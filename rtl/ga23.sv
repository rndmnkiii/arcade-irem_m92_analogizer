==> flow/design.v <==
module GA23(
    input clk,
    input ce,
    input paused,
    input reset,
    input io_wr,
    input [15:0] addr,
    input [15:0] cpu_din,
    output reg [14:0] vram_addr,
    output reg vram_req,
    input [31:0] vram_din,
    input NL,
    input large_tileset,
    input  [31:0] sdr_data_a,
    output [24:0] sdr_addr_a,
    output        sdr_req_a,
    input         sdr_ack_a,
    input  [31:0] sdr_data_b,
    output [24:0] sdr_addr_b,
    output        sdr_req_b,
    input         sdr_ack_b,
    input  [31:0] sdr_data_c,
    output [24:0] sdr_addr_c,
    output        sdr_req_c,
    input         sdr_ack_c,
    output vblank,
    output vsync,
    output hblank,
    output hsync,
    output hpulse,
    output vpulse,
    output hint,
    output reg [10:0] color_out,
    output reg prio_out,
    input [2:0] dbg_en_layers
);
reg [9:0] hcnt, vcnt;
reg [9:0] hint_line;
assign hsync = hcnt < 10'd71 || hcnt > 10'd454;
assign hblank = hcnt < 10'd104 || hcnt > 10'd424;
assign vblank = vcnt > 10'd113 && vcnt < 10'd136;
assign vsync = vcnt > 10'd119 && vcnt < 10'd125;
assign hpulse = hcnt == 10'd48;
assign vpulse = (vcnt == 10'd124 && hcnt > 10'd260) || (vcnt == 10'd125 && hcnt < 10'd260);
wire [9:0] VE = vcnt ^ {1'b0, {9{NL}}};
assign hint = VE == hint_line && hcnt > 10'd424 && ~paused;
always_ff @(posedge clk) begin
    if (ce) begin
        hcnt <= hcnt + 10'd1;
        if (hcnt == 10'd471) begin
            hcnt <= 10'd48;
            vcnt <= vcnt + 10'd1;
            if (vcnt == 10'd375) begin
                vcnt <= 10'd114;
            end
        end
    end
end
wire [21:0] rom_addr[3];
wire [31:0] rom_data[3];
wire        rom_req[3];
wire        rom_ack[3];
reg [2:0] mem_cyc;
reg [3:0] rs_cyc;
reg [9:0] x_ofs[3], y_ofs[3];
reg [7:0] control[3];
reg [9:0] rowscroll[3];
wire [14:0] layer_vram_addr[3];
reg layer_load[3];
wire layer_prio[3];
wire [10:0] layer_color[3];
reg [15:0] vram_latch;
reg [37:0] control_save_0[512];
reg [37:0] control_save_1[512];
reg [37:0] control_save_2[512];
reg [37:0] control_restore[3];
reg rowscroll_active, rowscroll_pending;
always_ff @(posedge clk, posedge reset) begin
    bit [9:0] rs_y;
    if (reset) begin
        mem_cyc <= 0;
        x_ofs[0] <= 10'd0; x_ofs[1] <= 10'd0; x_ofs[2] <= 10'd0;
        y_ofs[0] <= 10'd0; y_ofs[1] <= 10'd0; y_ofs[2] <= 10'd0;
        control[0] <= 8'd0; control[1] <= 8'd0; control[2] <= 8'd0;
        hint_line <= 10'd0;
        rowscroll_pending <= 0;
        rowscroll_active <= 0;
    end else begin
        if (ce) begin
            layer_load[0] <= 0; layer_load[1] <= 0; layer_load[2] <= 0;
            mem_cyc <= mem_cyc + 3'd1;
            if (hpulse) begin
                mem_cyc <= 3'd7;
                rowscroll_pending <= 1;
            end
            if (rowscroll_active) begin
                rs_cyc <= rs_cyc + 4'd1;
                case(rs_cyc)
                0: vram_addr <= 'h7800;
                4: begin
                    rs_y = y_ofs[0] + VE;
                    vram_addr <= 'h7a00 + rs_y[8:0];
                    vram_req <= ~vram_req;
                end
                7: rowscroll[0] <= vram_din[9:0];
                8: begin
                    rs_y = y_ofs[1] + VE;
                    vram_addr <= 'h7c00 + rs_y[8:0];
                    vram_req <= ~vram_req;
                end
                10: rowscroll[1] <= vram_din[9:0];
                12: begin
                    rs_y = y_ofs[2] + VE;
                    vram_addr <= 'h7e00 + rs_y[8:0];
                    vram_req <= ~vram_req;
                end
                14: rowscroll[2] <= vram_din[9:0];
                15: rowscroll_active <= 0;
                endcase
            end else begin
                case(mem_cyc)
                3'd0: begin
                    vram_addr <= layer_vram_addr[0];
                    vram_req <= ~vram_req;
                end
                3'd1: begin
                    layer_load[0] <= 1;  
                end
                3'd2: begin
                    vram_addr <= layer_vram_addr[1];
                    vram_req <= ~vram_req;
                end
                3'd4: begin
                    layer_load[1] <= 1;
                end
                3'd5: begin
                    vram_addr <= layer_vram_addr[2];
                    vram_req <= ~vram_req;
                end
                3'd7: begin
                    layer_load[2] <= 1;
                    if (rowscroll_pending) begin
                        rowscroll_pending <= 0;
                        rowscroll_active <= 1;
                        rs_cyc <= 4'd0;
                    end
                end
                endcase
            end
            prio_out <= layer_prio[0] | layer_prio[1] | layer_prio[2];
            if (|layer_color[0][3:0]) begin
                color_out <= layer_color[0];
            end else if (|layer_color[1][3:0]) begin
                color_out <= layer_color[1];
            end else begin
                color_out <= layer_color[2];
            end
        end
        if (io_wr) begin
            case(addr[7:0])
            'h80: y_ofs[0][7:0] <= cpu_din[7:0];
            'h81: y_ofs[0][9:8] <= cpu_din[1:0];
            'h84: x_ofs[0][7:0] <= cpu_din[7:0];
            'h85: x_ofs[0][9:8] <= cpu_din[1:0];
            'h88: y_ofs[1][7:0] <= cpu_din[7:0];
            'h89: y_ofs[1][9:8] <= cpu_din[1:0];
            'h8c: x_ofs[1][7:0] <= cpu_din[7:0];
            'h8d: x_ofs[1][9:8] <= cpu_din[1:0];
            'h90: y_ofs[2][7:0] <= cpu_din[7:0];
            'h91: y_ofs[2][9:8] <= cpu_din[1:0];
            'h94: x_ofs[2][7:0] <= cpu_din[7:0];
            'h95: x_ofs[2][9:8] <= cpu_din[1:0];
            'h98: control[0] <= cpu_din[7:0];
            'h9a: control[1] <= cpu_din[7:0];
            'h9c: control[2] <= cpu_din[7:0];
            'h9e: hint_line[7:0] <= cpu_din[7:0];
            'h9f: hint_line[9:8] <= cpu_din[1:0];
            endcase
        end
    end
end
assign rom_data[0] = sdr_data_a;
assign sdr_addr_a = REGION_TILE.base_addr[24:0] | rom_addr[0];
assign sdr_req_a = rom_req[0];
assign rom_ack[0] = sdr_ack_a;
assign rom_data[1] = sdr_data_b;
assign sdr_addr_b = REGION_TILE.base_addr[24:0] | rom_addr[1];
assign sdr_req_b = rom_req[1];
assign rom_ack[1] = sdr_ack_b;
assign rom_data[2] = sdr_data_c;
assign sdr_addr_c = REGION_TILE.base_addr[24:0] | rom_addr[2];
assign sdr_req_c = rom_req[2];
assign rom_ack[2] = sdr_ack_c;
generate
    genvar i;
    for(i = 0; i < 3; i = i + 1 ) begin : generate_layer
        wire [9:0] _y_ofs = paused ? control_restore[i][37:28] : y_ofs[i];
        wire [9:0] _x_ofs = paused ? control_restore[i][27:18] : x_ofs[i];
        wire [7:0] _control = paused ? control_restore[i][17:10] : control[i];
        wire [9:0] _rowscroll = paused ? control_restore[i][9:0] : rowscroll[i];
        ga23_layer layer(
            .clk(clk),
            .ce_pix(ce),
            .NL(NL),
            .large_tileset(large_tileset),
            .x_ofs(_x_ofs),
            .y_ofs(_y_ofs),
            .control(_control),
            .x_base({hcnt[9:3] ^ {7{NL}}, 3'd0}),
            .y(_y_ofs + VE),
            .rowscroll(_rowscroll),
            .vram_addr(layer_vram_addr[i]),
            .load(layer_load[i]),
            .attrib(vram_din[31:16]),
            .index(vram_din[15:0]),
            .color_out(layer_color[i]),
            .prio_out(layer_prio[i]),
            .sdr_addr(rom_addr[i]),
            .sdr_data(rom_data[i]),
            .sdr_req(rom_req[i]),
            .sdr_ack(rom_ack[i]),
            .dbg_enabled(dbg_en_layers[i])
        );
    end
endgenerate
endmodule
module ga23_layer(
    input clk,
    input ce_pix,
    input NL,
    input large_tileset,
    input [9:0] x_ofs,
    input [9:0] y_ofs,
    input [7:0] control,
    input [9:0] x_base,
    input [9:0] y,
    input [9:0] rowscroll,
    output [14:0] vram_addr,
    input load,
    input [15:0] attrib,
    input [15:0] index,
    output prio_out,
    output [10:0] color_out,
    input [31:0] sdr_data,
    output reg [21:0] sdr_addr,
    output reg sdr_req,
    input sdr_ack,
    input dbg_enabled
);
wire [14:0] vram_base = { control[1:0], 13'd0 };
wire wide = control[2];
wire enabled = ~control[4] & dbg_enabled;
wire en_rowscroll = control[6];
wire [9:0] x = x_base + ( en_rowscroll ? rowscroll : x_ofs );
wire [6:0] tile_x = NL ? ( x[9:3] - ( wide ? 7'd32 : 7'd0) ) : ( x[9:3] + ( wide ? 7'd32 : 7'd0) );
wire [5:0] tile_y = y[8:3];
assign vram_addr = wide ? {vram_base[14], tile_y, tile_x[6:0], 1'b0} : {vram_base[14:13], tile_y, tile_x[5:0], 1'b0};
reg [3:0] cnt;
reg [1:0] prio;
reg [6:0] palette;
reg flip_x;
wire flip_y = attrib[10];
reg [2:0] offset;
always_ff @(posedge clk) begin
    if (ce_pix) begin
        cnt <= cnt + 4'd1;
        if (load & dbg_enabled) begin
            cnt <= 4'd0;
            sdr_addr <= { (large_tileset ? attrib[15] : 1'b0), index, flip_y ? ~y[2:0] : y[2:0], 2'b00 };
            sdr_req <= ~sdr_req;
            palette <= attrib[6:0];
            prio <= attrib[8:7];
            flip_x <= attrib[9] ^ NL;
            offset <= x[2:0] ^ {3{NL}};
        end
    end
end
wire [1:0] shift_prio_out;
wire [10:0] shift_color_out;
ga23_shifter shifter(
    .clk(clk),
    .ce_pix(ce_pix),
    .offset(offset),
    .load(load),
    .reverse(flip_x),
    .row(sdr_data),
    .palette(palette),
    .prio(prio),
    .color_out(shift_color_out),
    .prio_out(shift_prio_out)
);
assign color_out = enabled ? shift_color_out : 11'd0;
assign prio_out = enabled ? ( ( shift_prio_out[0] & shift_color_out[3] ) | ( shift_prio_out[1] & |shift_color_out[3:0] ) ) : 1'b0;
endmodule
module ga23_shifter(
    input clk,
    input ce_pix,
    input [2:0] offset,
    input load,
    input reverse,
    input [31:0] row,
    input [6:0] palette,
    input [1:0] prio,
    output [10:0] color_out,
    output [1:0] prio_out
);
reg [2:0] cnt;
reg [31:0] pix_next, pix_cur;
reg [6:0] pal_next, pal_cur;
reg [1:0] prio_next, prio_cur;
wire [2:0] flip_cnt = cnt + offset;
always_ff @(posedge clk) begin
    if (ce_pix) begin
        pix_cur[27:0] <= pix_cur[31:4];
        cnt <= cnt + 3'd1;
        if (&flip_cnt) begin
            pix_cur <= pix_next;
            prio_cur <= prio_next;
            pal_cur <= pal_next;
        end
        if (load) begin
            integer i;
            for( i = 0; i < 8; i = i + 1 ) begin
                pix_next[(i * 4) + 3] = reverse ? row[24 + i] : row[31 - i];
                pix_next[(i * 4) + 2] = reverse ? row[16 + i] : row[23 - i];
                pix_next[(i * 4) + 1] = reverse ? row[ 8 + i] : row[15 - i];
                pix_next[(i * 4) + 0] = reverse ? row[ 0 + i] : row[ 7 - i];
            end
            pal_next <= palette;
            prio_next <= prio;
            cnt <= 0;
        end
    end
end
assign prio_out = prio_cur;
assign color_out = { pal_cur, pix_cur[3:0] };
endmodule
=== Step by step through the tools: GA23 ===
The steps from the RTL of GA23 to its reports follow in flow order.
Line numbers count from 1 in the design file above.
Library cell names are shortened.
Not given: -

* Top module: GA23
* Clock: clk
* Library: sky130hd
* Timing corner: tt_025C_1v80

=== Word-level counts ===
Counts by Yosys on the flattened word-level netlist (proc, flatten, opt, wreduce). Print and check cells are left out. Cells with the same type and inputs are merged into one.

* Word-level cells: 390
* Input bits: 173
* Flip-flop bits (word level): 475
* Output and inout port bits: 113

* Equal/unequal tests: 37
* Magnitude comparators: 10
* Reduce/logical cells: 59
* Muxes and demuxes: 152
* Add/subtract/negate cells: 28
* Bitwise logic cells: 32

{| class="wikitable"
|+ Operators by type and width
! kind !! number
|-
| 8-bit == test (second input constant) || 17
|-
| 1-bit 2-to-1 mux || 113
|-
| 10-bit 2-to-1 mux || 9
|-
| 28-bit 2-to-1 mux || 3
|-
| 15-bit case mux with 4-bit select || 1
|-
| 11-bit 2-to-1 mux || 5
|-
| 9-bit adder || 6
|-
| 2-bit AND reduction || 25
|-
| 15-bit by 9-bit adder with 15-bit output (first input constant) || 3
|-
| 15-bit case mux with 3-bit select || 1
|-
| 14-bit 2-to-1 mux || 3
|-
| 7-bit 2-to-1 mux || 6
|-
| 4-bit AND reduction || 9
|-
| 10-bit adder || 3
|-
| 10-bit by 7-bit less-than comparator with 1-bit output (second input constant) || 3
|-
| 10-bit by 9-bit > comparator with 1-bit output (second input constant) || 3
|-
| 9-bit 2-to-1 mux || 3
|-
| 7-bit adder || 3
|-
| 7-bit subtractor || 3
|-
| 10-bit by 1-bit adder with 10-bit output (second input constant) || 2
|-
| 10-bit by 7-bit > comparator with 1-bit output (second input constant) || 2
|-
| 10-bit by 7-bit == test with 1-bit output (second input constant) || 2
|-
| 10-bit by 9-bit == test with 1-bit output (second input constant) || 2
|-
| 4-bit == test (second input constant) || 5
|-
| 4-bit OR reduction || 5
|-
| 6-bit 2-to-1 mux || 3
|-
| 15-bit 2-to-1 mux || 1
|-
| 1-bit AND || 12
|}

Other operator kinds: 29; their cells: 65.

=== Depth ===
Longest topological path by Yosys (ltp), each cell counted once; first at word level (registers and memories cut), then after technology mapping (sequential cells cut; the memories' decode and read muxes count).

* Depth in word-level cells: 8
* ABC_AREA: 0
* Gate-level depth with buffers: 18
* Depth with buffers taken out: 16

=== Netlist ===
The flow's flattened synthesis, as Yosys stat reports it; memories are mapped. The netlist is that of the ABC_AREA named above (0 if unset); the other value can give another one.
Totals and module areas in this step are rounded.

* Synthesis area: 0.022 mm2
* Flip-flops: 469
* Sequential part of the area: 0.014 mm2
* Buffers: 137
* Cell count: 1,563

{| class="wikitable"
|+ Cell types
! cell type !! number !! total area (um2)
|-
| edfxtp_1 || 382 || 1.15E+04
|-
| mux2_2 || 277 || 3.12E+03
|-
| dfrtp_1 || 87 || 2.18E+03
|-
| ha_1 || 64 || 800.768
|-
| buf_4 || 77 || 578.054
|-
| xnor2_1 || 58 || 507.987
|-
| xor2_1 || 44 || 385.37
|-
| mux2i_1 || 29 || 290.278
|-
| nor2_1 || 75 || 281.52
|-
| nand2_1 || 57 || 213.955
|-
| o21ai_0 || 36 || 180.173
|-
| a21oi_1 || 34 || 170.163
|-
| a22oi_1 || 19 || 142.637
|-
| nand3_1 || 28 || 140.134
|-
| clkbuf_1 || 36 || 135.13
|-
| fa_1 || 6 || 120.115
|-
| inv_1 || 30 || 112.608
|-
| nor2b_1 || 17 || 106.352
|}

Not listed: further types 47, cells in them 207.
The figures by module come from a second, unflattened synthesis with its own total; it is not the netlist above.

* Cell total of the unflattened synthesis: 1,869
* Area (unflattened synthesis): 0.027 mm2

Each row is one instance without its submodules.

{| class="wikitable"
|+ Modules
! module !! sequential area (mm2) !! times used !! area (mm2) !! cells
|-
| GA23 || 0.005 || 1 || 0.011 || 945
|-
| ga23_shifter || 0.0026 || 3 || 0.0035 || 171
|-
| ga23_layer || 0.001 || 3 || 0.0018 || 137
|}

=== Path before layout ===
Source: OpenSTA report_checks on the synthesized netlist (no wires, ideal clock, input and output delay 20% of the period each), path of least setup slack; recovery checks are left aside. Register names are those of the netlist, which keeps one name where synthesis merged equal registers.

* Path kind: input port to flip-flop
* Start point: input port reset
* End point: register vram_addr[0]
* Input delay: 1.354 ns
* Required time: 6.384 ns
* Clock period: 6.77 ns
* Data arrival time: 4.699 ns
* Path delay: 3.731 ns
* Time at the first pin: 1.354 ns
* Library setup time: 0.386 ns
* Path buffers: 0
* Stages on the path: 5
* Setup slack: 1.685 ns
* Period reached after synthesis: 5.085 ns

"path delay" = arrival - input delay + setup time.
"stages on the path": output pins that drive a net of the path, with the launching flip-flop's if there is one; two outputs of one cell count as two.
"period reached after synthesis" = period - worst setup slack (recovery checks aside). The figure is calculated, with input and output delays left at 20% of the set period.
Between the ends stands the longest chain of elaborated cells between them, by number of cells; it is not shown to be the way that was timed. Of several equally long chains one is given.
A line is the first line of the expression or statement that the cell stems from. Yosys adds cells for indexed reads and writes and turns some case tables into memories.
A register here has more assigning lines than the two given.

* Cell sequence: inv_1 -> nand2_1 -> inv_1 -> nand2_1 -> nor2_1
* Cells in the longest elaborated chain: 2
* Elaborated cells between the ends (all ways): 2
* Source lines of those cells: 0
* Those cells by class: 1 x logic; 1 x reduce/logical

{| class="wikitable"
|+ RTL lines, path post-synthesis
! element !! line !! text
|-
| from (decl) || 5 || <nowiki>input reset,</nowiki>
|-
| 1-bit NOT || - ||
|-
| 4-bit AND reduction || - ||
|-
| to (assign) || 102 || <nowiki>vram_addr <= 'h7a00 + rs_y[8:0];</nowiki>
|-
| to (assign) || 108 || <nowiki>vram_addr <= 'h7c00 + rs_y[8:0];</nowiki>
|-
| to (decl) || 9 || <nowiki>output reg [14:0] vram_addr,</nowiki>
|}

=== Path in the finished layout ===
From the final timing report of flow run 1: the path of least setup slack in the routed layout; clock arrival at registers is part of the times.

* Path kind: input port to output port
* Start point: input port NL
* End point: output port hint
* Setup slack: 0.94 ns
* Input delay: 1.18 ns
* Time at the first pin: 1.18 ns
* Stages on the path: 7
* Required time: 4.74 ns
* Clock period: 5.92 ns
* Data arrival time: 3.80 ns
* Path buffers: 2
* Output delay: 1.18 ns

Between the ends stands the longest chain of elaborated cells between them, by number of cells; it is not shown to be the way that was timed. Of several equally long chains one is given.

* Cell sequence: buf_2 -> xor2_1 -> xor2_1 -> nor3_1 -> nand3_1 -> a2111oi_0 -> clkdlybuf4s50_1
* Cells in the longest elaborated chain: 4
* Elaborated cells between the ends (all ways): 4
* Source lines of those cells: 2
* Those cells by class: 1 x eq/ne; 1 x logic; 2 x reduce/logical

{| class="wikitable"
|+ RTL lines, path after layout
! element !! line !! text
|-
| from (decl) || 12 || <nowiki>input NL,</nowiki>
|-
| 10-bit by 9-bit XOR with 10-bit output || 45 || <nowiki>wire [9:0] VE = vcnt ^ {1'b0, {9{NL}}};</nowiki>
|-
| 10-bit == test || 46 || <nowiki>assign hint = VE == hint_line && hcnt > 10'd424 && ~paused;</nowiki>
|-
| 1-bit logical AND x2 || 46 ||
|-
| to (decl) || 32 || <nowiki>output hint,</nowiki>
|}

## Implementation results

Settings and measured results of 2 stored flow runs for module GA23 (sky130hd), not sorted in any way. The constraints put input and output delay at 20% of the set period each and load the outputs with 0.01 pF.
"period reached" is the run's clock period less its worst setup slack. It is reckoned from that one timing run; input and output delays stay at 20% of the period that was set.
By "time of the worst setup path" is meant the share of the clock period that the worst setup path is allowed (20% is reserved at inputs, 20% at outputs), minus its slack. Clock arrival times at its registers enter into it.
"overall power" is the tool's figure for a default switching activity; nothing was simulated.
Measured values are rounded.

=== Flow run 1 ===
{| class="wikitable"
! Setting !! Value
|-
| period_ns || 5.92
|-
| CORE_UTILIZATION || 20
|-
| PLACE_DENSITY_LB_ADDON || 0.23
|-
| CELL_PAD_IN_SITES_GLOBAL_PLACEMENT || 1
|-
| CELL_PAD_IN_SITES_DETAIL_PLACEMENT || 1
|-
| ABC_AREA || 0
|-
| GPL_TIMING_DRIVEN || 1
|-
| CTS_CLUSTER_SIZE || 76
|-
| CTS_CLUSTER_DIAMETER || 371
|-
| CAP_MARGIN || 35
|-
| SLEW_MARGIN || 5
|-
| CORE_MARGIN || 2
|-
! Result !! Value
|-
| Yosys chip area after synthesis || 0.022 mm2
|-
| Die area || 0.11 mm2
|-
| Standard-cell area after layout || 0.026 mm2
|-
| Setup slack of the critical path || 0.94 ns
|-
| Final setup TNS || 0.000 ns
|-
| Overall power || 6,400 uW
|-
| Period reached || 4.984 ns
|-
| Time of the worst setup path || 2.62 ns
|-
| Class of the worst setup path || input port to output port
|}

=== Flow run 2 ===
{| class="wikitable"
! Setting !! Value
|-
| period_ns || 3.51
|-
| CORE_UTILIZATION || 41
|-
| SETUP_SLACK_MARGIN || 0.58
|-
| PLACE_DENSITY_LB_ADDON || 0.23
|-
| CORE_MARGIN || 6
|-
| CELL_PAD_IN_SITES_DETAIL_PLACEMENT || 1
|-
| ABC_AREA || 1
|-
| GPL_TIMING_DRIVEN || 0
|-
| CTS_CLUSTER_SIZE || 37
|-
| CAP_MARGIN || 20
|-
| SLEW_MARGIN || 20
|-
! Result !! Value
|-
| Yosys chip area after synthesis || 0.023 mm2
|-
| Die area || 0.061 mm2
|-
| Standard-cell area after layout || 0.029 mm2
|-
| Setup slack of the critical path || 0.38 ns
|-
| Final setup TNS || 0.000 ns
|-
| Overall power || 14,000 uW
|-
| Period reached || 3.129 ns
|-
| Time of the worst setup path || 3.13 ns
|-
| Class of the worst setup path || flip-flop to flip-flop
|}
